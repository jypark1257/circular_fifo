==> flow/design.v <==
module fifo #(
    parameter XLEN = 32,
    parameter FIFO_SIZE = 4
) (
    input                           clk_i,
    input                           rst_ni,
    input                           flush_en_i,
    input                           push_en_i,
    input           [XLEN-1:0]      data_i,
    input                           pop_en_i,
    output  logic   [XLEN-1:0]      data_o,
    output  logic                   full_o,
    output  logic                   empty_o
);
    logic [1:0][15:0] fifo_buffer_q[FIFO_SIZE];
    logic [1:0] valid_q[FIFO_SIZE];
    logic [1:0][15:0] fifo_buffer_d[FIFO_SIZE];
    logic [1:0] valid_d[FIFO_SIZE];
    logic [XLEN-1:0] data_q;
    logic [XLEN-1:0] data_d;
    logic [$clog2(FIFO_SIZE)-1:0] write_ptr;
    logic [$clog2(FIFO_SIZE)-1:0] read_ptr;
    always_ff @(posedge clk_i or negedge rst_ni) begin
        if (~rst_ni) begin
            write_ptr <= '0;
        end else begin
            if (flush_en_i) begin
                write_ptr <= '0;
            end else begin
                case ({push_en_i, pop_en_i})
                    2'b01: begin
                        write_ptr <= write_ptr;
                    end
                    2'b10: begin
                        if (write_ptr == FIFO_SIZE - 1) begin
                            write_ptr <= '0;  
                        end else begin
                            write_ptr <= write_ptr + 1;
                        end
                    end
                    default: begin
                        write_ptr <= write_ptr;
                    end
                endcase
            end
        end
    end
    always_ff @(posedge clk_i or negedge rst_ni) begin
        if (~rst_ni) begin
            read_ptr <= '0;
        end else begin
            if (flush_en_i) begin
                read_ptr <= '0;
            end else begin
                case ({push_en_i, pop_en_i})
                    2'b01: begin
                        if (read_ptr == FIFO_SIZE - 1) begin
                            read_ptr <= '0;  
                        end else begin
                            read_ptr <= read_ptr + 1;
                        end
                    end
                    2'b10: begin
                        read_ptr <= read_ptr;
                    end
                    default: begin
                        read_ptr <= read_ptr;
                    end
                endcase
            end
        end
    end
    always_ff @(posedge clk_i or negedge rst_ni) begin
        if (~rst_ni) begin
            for (int i = 0; i < FIFO_SIZE; i++) begin
                fifo_buffer_q[i] <= '0;
                valid_q[i] <= '0;
            end
        end else begin
            if (flush_en_i) begin
                for (int i = 0; i < FIFO_SIZE; i++) begin
                    fifo_buffer_q[i] <= '0;
                    valid_q[i] <= '0;
                end
            end else begin
                for (int i = 0; i < FIFO_SIZE; i++) begin
                    fifo_buffer_q[i] <= fifo_buffer_d[i];
                    valid_q[i] <= valid_d[i];
                end
            end
        end
    end
    always @(*) begin
        data_d = '0;  
        for (int i = 0; i < FIFO_SIZE; i++) begin
            fifo_buffer_d[i] = fifo_buffer_q[i];
            valid_d[i] = valid_q[i];
        end
        if (flush_en_i) begin
            for (int i = 0; i < FIFO_SIZE; i++) begin
                fifo_buffer_d[i] = '0;
                valid_d[i] = '0;
            end
        end else begin
            case ({push_en_i, pop_en_i})
                2'b01: begin
                    if (!empty_o) begin
                        data_d = {fifo_buffer_q[read_ptr][1], fifo_buffer_q[read_ptr][0]};
                        valid_d[read_ptr][1] = '0;
                        valid_d[read_ptr][0] = '0;
                    end
                end
                2'b10: begin
                    if (!full_o) begin
                        fifo_buffer_d[write_ptr][1] = data_i[XLEN-1:16];
                        fifo_buffer_d[write_ptr][0] = data_i[15:0];
                        valid_d[write_ptr][1] = 1'b1;
                        valid_d[write_ptr][0] = 1'b1;
                    end
                end
                2'b11: begin
                    data_d = data_i;  
                end
                default: begin
                    for (int i = 0; i < FIFO_SIZE; i++) begin
                        fifo_buffer_d[i] = fifo_buffer_q[i];
                        valid_d[i] = valid_q[i];
                    end
                end
            endcase
        end
    end
    always_ff @(posedge clk_i or negedge rst_ni) begin
        if (~rst_ni) begin
            data_q <= '0;
        end else begin
            data_q <= data_d;
        end
    end
    assign data_o = data_q;
    assign full_o = (valid_q[write_ptr] != 2'b00);  
    assign empty_o = (valid_q[read_ptr] == 2'b00);  
endmodule
# Reports on fifo
# The steps from the RTL of fifo to its reports follow in flow order.
# Lines are those of the file above, counted from 1.
# The mark - stands for no value.
# design
top,fifo
clk_port,clk_i
library,sky130hd
corner,tt_025C_1v80

# Elaborated design
# Source: Yosys, flattened and elaborated. Widths are those after wreduce. Registers that Yosys merges into a memory's read port (data or address) are not register bits. Print and check cells do not count. Equal cells are merged and count once.
# word_totals
clocked_rd_ports_x_width,0
inputBits,37
ram_bits,0
romBits,0
word_cells,120
latchBits,0
register_bits,172
n_memories,0
out_inout_bits,34
# op_classes
compare,0
logic,0
n_mux,60
shifts,0
reduce_and_logical,23
n_addsub,2
div,0
eq_ne,24
multipliers,0
# ops
operator,n
two-way mux 32 bit,10
two-way mux 16 bit,16
case mux 32 bit (select 4 bit),1
case mux 32 bit (select 2 bit),1
inequality test 3 bit (second input constant),10
OR reduction 3 bit,8
AND reduction 5 bit,4
two-way mux 2 bit,10
two-way mux 1 bit,16
case mux 2 bit (select 4 bit),2
case mux 2 bit (select 2 bit),4
== test 2 bit (second input constant),6
AND reduction 3 bit,4
inequality test 2 x 1 -> 1 bit (second input constant),4
== test 2 x 1 -> 1 bit (second input constant),3
logical NOT 2 bit,3
nonzero test 2 bit,3
adder 2 x 1 -> 2 bit (second input constant),2
nonzero test 3 bit,1
inequality test 2 bit (second input constant),1

# Longest topological paths
# Longest topological path by Yosys (ltp), each cell counted once; first at word level (registers and memories cut), then after technology mapping (sequential cells cut; the memories' decode and read muxes count).
# logic_depth
depth_word,6
ABC_AREA,0
ltp_mapped,9
depth_no_buf,6

# Mapped cells and area
# Yosys stat after the flow's synthesis: flattened, memories mapped to cells. It holds for the ABC_AREA given above (unset counts as 0); a run with the other value may have another netlist.
# Totals and module areas in this step are rounded.
# mapped
sequential_area_um2,4204
flip_flops,168
buf_cells,81
mapped_area_um2,8061
cell_count,864
# by_type
cell_type,n,type_area_um2
sky130_fd_sc_hd__dfrtp_1,168,4.2E+03
sky130_fd_sc_hd__o21ai_1,123,615.59
sky130_fd_sc_hd__nor2b_1,98,613.088
sky130_fd_sc_hd__o21ai_0,102,510.49
sky130_fd_sc_hd__nand2_1,107,401.635
sky130_fd_sc_hd__a222oi_1,32,320.307
sky130_fd_sc_hd__a22o_1,33,289.027
sky130_fd_sc_hd__clkbuf_1,65,243.984
sky130_fd_sc_hd__nand2b_1,34,212.704
sky130_fd_sc_hd__a21oi_1,38,190.182
sky130_fd_sc_hd__ha_1,14,175.168
sky130_fd_sc_hd__buf_2,8,40.038
sky130_fd_sc_hd__inv_1,8,30.029
sky130_fd_sc_hd__o32a_1,3,30.029
sky130_fd_sc_hd__a221oi_1,3,26.275
sky130_fd_sc_hd__buf_1,7,26.275
sky130_fd_sc_hd__nor2_1,7,26.275
sky130_fd_sc_hd__or2_1,3,18.768
# Not listed: further types 8, cells in them 11.

# Timing after synthesis
# Source: OpenSTA report_checks on the synthesized netlist (no wires, ideal clock, input and output delay 20% of the period each), path of least setup slack; recovery checks are left aside. Register names are those of the netlist, which keeps one name where synthesis merged equal registers.
# synth_path
path_kind,reg-to-output
from,register write_ptr[0]
to,output full_o
out_delay_ps,386
required_ps,1544
arrival_time_ps,1543
launch_ps,0
stages,8
clock_period_ps,1930
delay_ps,1543
path_slack_ps,1
n_path_buf,3
synth_period_reached_ps,1929
# "delay_ps" = arrival - input delay + setup time.
# A path that ends at an output port has no setup time.
# "stages": output pins that drive a net of the path, with the launching flip-flop's if there is one; two outputs of one cell count as two.
# "synth_period_reached_ps" = period - worst setup slack (recovery checks aside). The figure is calculated, with input and output delays left at 20% of the set period.
# Between the ends stands the longest chain of elaborated cells between them, by number of cells; it is not shown to be the way that was timed. Of several equally long chains one is given.
# Each line given opens the expression or statement behind the cell; cells for indexed reads and writes are added by Yosys, which also makes memories of some case tables.
# At most two assigning lines are given for a register; there are more.
# synth_via
cell_sequence,sky130_fd_sc_hd__dfrtp_1 > sky130_fd_sc_hd__inv_1 > sky130_fd_sc_hd__ha_1 > sky130_fd_sc_hd__nor2b_1 > sky130_fd_sc_hd__a21oi_1 > sky130_fd_sc_hd__buf_2 > sky130_fd_sc_hd__buf_6 > sky130_fd_sc_hd__buf_2
elab_chain_len,3
cells_between,6
cone_classes,3 x eq/ne; 1 x mux; 2 x reduce/logical
# synth_lines
item,line,rtl
start: declaration,21,logic [$clog2(FIFO_SIZE)-1:0] write_ptr;
start: assignment,32,write_ptr <= write_ptr;
start: assignment,38,write_ptr <= write_ptr + 1;
== test 2 bit,141,assign full_o = (valid_q[write_ptr] != 2'b00);
case mux 2 bit (select 4 bit),141,
nonzero test 2 bit,141,
end: declaration,12,"output  logic                   full_o,"

# 2 stored runs of fifo in the flow (synthesis by Yosys, layout by OpenROAD, sky130hd cells), in arbitrary order. Constraints: input delay and output delay 20% of the set period each, output load 0.01 pF.
# A setting shown as -- is not set for that run.
run,period_ns,CORE_UTILIZATION,SETUP_SLACK_MARGIN,PLACE_DENSITY_LB_ADDON,CORE_ASPECT_RATIO,CELL_PAD_IN_SITES_GLOBAL_PLACEMENT,CELL_PAD_IN_SITES_DETAIL_PLACEMENT,ABC_AREA,GPL_TIMING_DRIVEN,GPL_ROUTABILITY_DRIVEN,SLEW_MARGIN,CAP_MARGIN,CORE_MARGIN,TNS_END_PERCENT,MIN_ROUTING_LAYER,MAX_ROUTING_LAYER
stored run 1,2.59,53,0.19,0.03,0.54,2,2,0,1,0,5,20,2,--,--,--
stored run 2,3.33,65,--,0.25,--,--,1,0,--,--,20,20,2,20,met2,met4
# Stored run 1: not finished: placement ended with error DPL-0033
# Stored run 2: not finished: placement ended with error DPL-0033
